==> flow/design.v <==
module nco_phase_ctrl #(
    parameter PHASE_W = 16   
)(
    input  wire                     clk,
    input  wire                     rst_n,
    input  wire                     cfo_valid,
    input  wire signed [PHASE_W-1:0] cfo_eps_hat,  
    input  wire                     phase_update_en,  
    input  wire                     phase_err_valid,  
    input  wire signed [PHASE_W-1:0] phase_err,       
    output reg  signed [PHASE_W-1:0] phase_out,       
    output wire signed [PHASE_W-1:0] acc_tap          
);
    reg signed [PHASE_W-1:0] phase_inc;
    always @(posedge clk or negedge rst_n) begin
        if (!rst_n) begin
            phase_inc <= 0;
        end else if (cfo_valid) begin
            phase_inc <= (cfo_eps_hat * $signed(16'd201)) >>> 11;
        end
    end
    localparam signed [PHASE_W-1:0] PI_POS = 16'd6434;
    localparam signed [PHASE_W-1:0] PI_NEG = -16'd6434;
    localparam signed [PHASE_W-1:0] TWO_PI = 16'd12868;
    reg signed [PHASE_W-1:0] acc;
    reg signed [PHASE_W:0]   next_acc;  
    always @(posedge clk or negedge rst_n) begin
        if (!rst_n) begin
            acc <= 0;
        end else begin
            next_acc = acc;
            if (cfo_valid)
                next_acc = 0;
            if (phase_update_en) begin
                next_acc = acc + phase_inc;
            end
            if (phase_err_valid) begin
                next_acc = next_acc - phase_err;
            end
            if (next_acc > PI_POS)      acc <= next_acc - TWO_PI;
            else if (next_acc < PI_NEG) acc <= next_acc + TWO_PI;
            else                        acc <= next_acc[PHASE_W-1:0];
        end
    end
    always @(posedge clk) begin
        phase_out <= acc;
    end
    assign acc_tap = acc;
endmodule
-- Tool chain data of nco_phase_ctrl
Tool output for the design above, in the order of the flow.
Line numbers count from 1 in the design file above.
Operators carry their Yosys type and port widths (W data, S select, Z words).
Library cell names are shortened.
A cell with -- has no value.
- top: nco_phase_ctrl
- clock input: clk
- cell library: sky130hd
- timing corner: tt_025C_1v80

-- Word level
Yosys after proc, flatten, opt, wreduce and memory -nomap, before mapping. Enables and synchronous resets that opt folds into registers are not counted as muxes. Memory bits, and registers merged into a memory's read port (data or address), are not among the register bits. Print and check cells are not counted. Equal cells are merged and count once.
- flip-flop bits (word level) at 37
- input bits: 37
- output and inout bits: 32
- noted add/sub/neg operators: 4
- $mul at 1
- magnitude comparators at 2
- noted muxes and demuxes: 5
- operators by type and width (cell ; number):
    $mul A16 B9 Y16 const B ; 1
    $mux W17 ; 3
    $mux W16 ; 2
    $add A16 B5 Y17 ; 1
    $gt A17 B14 Y1 const B ; 1
    $lt A17 B14 Y1 const B ; 1
    $sub A17 B16 Y17 ; 1
    $add A16 B15 Y16 const B ; 1
    $sub A16 B15 Y16 const B ; 1

-- Longest topological paths
Longest topological path by Yosys (ltp), each cell counted once; first at word level (registers and memories cut), then after technology mapping (sequential cells cut; the memories' decode and read muxes count).
- noted word-level depth: 7
- ABC_AREA at 0
- depth in mapped cells at 22
- depth with buffers taken out at 21

-- Netlist
The flow's flattened synthesis, as Yosys stat reports it; memories are mapped. The netlist is that of the ABC_AREA named above (0 if unset); the other value can give another one.
- noted mapped cells: 575
- cell area after synthesis: 0.0047533 sq mm
- sequential part of the area: 0.0008458 sq mm
- flip-flops at 37
- buffer cells: 15
- cell types (cell type ; number ; area in all (sq um)):
    ha_1 ; 67 ; 838.304
    dfrtp_1 ; 21 ; 525.504
    fa_1 ; 17 ; 340.326
    dfxtp_1 ; 16 ; 320.307
    xnor2_1 ; 33 ; 289.027
    inv_1 ; 75 ; 281.52
    a21oi_1 ; 46 ; 230.221
    nand2_1 ; 48 ; 180.173
    o21ai_0 ; 26 ; 130.125
    nor2_1 ; 29 ; 108.854
    xor2_1 ; 12 ; 105.101
    a21o_1 ; 13 ; 97.594
    mux2_2 ; 7 ; 78.826
    a211oi_1 ; 8 ; 60.058
    a211o_1 ; 6 ; 52.55
    mux2i_1 ; 5 ; 50.048
    o22ai_1 ; 8 ; 50.048
    nand3_1 ; 9 ; 45.043
Other cell types: 55; their cells: 129.

-- Worst setup path after synthesis
Path of least setup slack by OpenSTA after synthesis, without wires, with an ideal clock, recovery checks aside; 20% of the period is set as input and as output delay. Where synthesis merged equal registers, the netlist keeps one of their names.
- path kind: input port to flip-flop
- start point: in phase_update_en
- end point: reg acc[15]
- clock period at 6.94 ns
- noted external input delay: 1.388 ns
- setup time: 0.080 ns
- time at the first pin at 1.388 ns
- noted arrival: 5.303 ns
- path slack: 1.557 ns
- path delay: 3.995 ns
- stages on the path at 19
- path buffers at 5
- period reached after synthesis: 5.383 ns
"path delay" is the arrival time less input delay plus setup time.
"stages on the path": output pins that drive a net of the path, with the launching flip-flop's if there is one; two outputs of one cell count as two.
"period reached after synthesis" = period - worst setup slack (recovery checks aside). The figure is calculated, with input and output delays left at 20% of the set period.
The rows between start and end are the longest chain of elaborated cells between them; the timing report does not say that the signal goes this way. Where chains are equally long, one stands for them.
A line is the first line of the expression or statement that the cell stems from. Yosys adds cells for indexed reads and writes and turns some case tables into memories.
A register here has more assigning lines than the two given.
- path through: buf_2 buf_2 buf_1 o2111a_1 or3_1 ha_1 clkbuf_1 nand2_1 a211oi_1 o21ai_1 xnor2_1 a221oi_1 o31ai_1 a311oi_2 nor4_1 or2_0 buf_6 o32ai_2 xnor2_1
- cells in the longest elaborated chain at 6
- noted elaborated cells between the ends (all ways): 9
- RTL lines, path post-synthesis (what ; RTL line ; RTL):
    start, declared ; 8 ; input  wire                     phase_update_en,
    $mux W17 ; 34 ; if (phase_update_en) begin
    $sub A17 B16 Y17 ; 38 ; next_acc = next_acc - phase_err;
    $mux W17 ; 37 ; if (phase_err_valid) begin
    $add A16 B15 Y16 ; 41 ; else if (next_acc < PI_NEG) acc <= next_acc + TWO_PI;
    $mux W16 ; 41 ;
    $mux W16 ; 40 ; if (next_acc > PI_POS)      acc <= next_acc - TWO_PI;
    end, assigned ; 40 ;
    end, assigned ; 41 ;
    end, declared ; 25 ; reg signed [PHASE_W-1:0] acc;

-- Path in the finished layout
Path of least setup slack in the final report of flow run A (OpenROAD, finished layout, wires in). Where an end is a register, its clock arrival counts in the times.
- path kind: input port to flip-flop
- start point: in cfo_valid
- end point: reg acc[11]
- clock period at 11.2 ns
- noted external input delay: 2.24 ns
- setup time: 0.12 ns
- time at the first pin at 2.24 ns
- noted arrival: 7.43 ns
- path slack: 3.94 ns
- stages on the path at 16
- path buffers at 2
The rows between start and end are the longest chain of elaborated cells between them; the timing report does not say that the signal goes this way. Where chains are equally long, one stands for them.
A register here has more assigning lines than the two given.
- path through: clkdlybuf4s50_1 nor2_1 buf_4 a22o_1 inv_1 fa_1 nand2b_1 a211oi_1 o21ai_1 xnor2_1 a221oi_1 a21oi_1 o311a_1 o21ai_1 o32ai_1 xnor2_1
- cells in the longest elaborated chain at 7
- noted elaborated cells between the ends (all ways): 10
- RTL lines, path post-layout (what ; RTL line ; RTL):
    start, declared ; 6 ; input  wire                     cfo_valid,
    $mux W17 ; 32 ; if (cfo_valid)
    $mux W17 ; 34 ; if (phase_update_en) begin
    $sub A17 B16 Y17 ; 38 ; next_acc = next_acc - phase_err;
    $mux W17 ; 37 ; if (phase_err_valid) begin
    $add A16 B15 Y16 ; 41 ; else if (next_acc < PI_NEG) acc <= next_acc + TWO_PI;
    $mux W16 ; 41 ;
    $mux W16 ; 40 ; if (next_acc > PI_POS)      acc <= next_acc - TWO_PI;
    end, assigned ; 40 ;
    end, assigned ; 41 ;
    end, declared ; 25 ; reg signed [PHASE_W-1:0] acc;

Wiki page: nco_phase_ctrl / flow data

Measured results for nco_phase_ctrl: 2 stored runs of the Yosys and OpenROAD flow on sky130hd. The settings differ; the order carries no meaning. The constraints put input and output delay at 20% of the set period each and load the outputs with 0.01 pF.
"period reached" = clock period - worst setup slack. The figure is calculated, with input and output delays left at 20% of the set period.
"worst path time": the worst setup path's part of the clock period (all of it between registers, 20% less for each end at a port) less its slack. A launch clock that arrives late makes it longer, a capture clock that arrives late makes it shorter.

Flow run A
Settings were period_ns = 11.2; CAP_MARGIN = 20; CORE_MARGIN = 2; CORE_UTILIZATION = 40; SLEW_MARGIN = 20
- worst hold slack in the final report at 0.432 ns
- standard-cell area after layout: 0.0057305 sq mm
- post-route utilization at 0.498
- noted the post-route setup TNS: 0.000 ns
- noted the worst setup slack after layout: 3.944 ns
- area inside the die boundary at 0.0127713 sq mm
- period reached: 7.256 ns
- worst path time at 5.02 ns
- kind of the worst setup path: input port to flip-flop
- noted the chip area after synthesis (Yosys): 0.0047533 sq mm

Flow run B
Settings were period_ns = 9.81; CORE_UTILIZATION = 61; SETUP_SLACK_MARGIN = 1.56; PLACE_DENSITY_LB_ADDON = 0.14; CORE_ASPECT_RATIO = 0.96; CORE_MARGIN = 9; CELL_PAD_IN_SITES_GLOBAL_PLACEMENT = 1; CTS_CLUSTER_DIAMETER = 381; MAX_ROUTING_LAYER = met4; CAP_MARGIN = 20; SLEW_MARGIN = 20
- no final report: placement broke off with FLW-0024
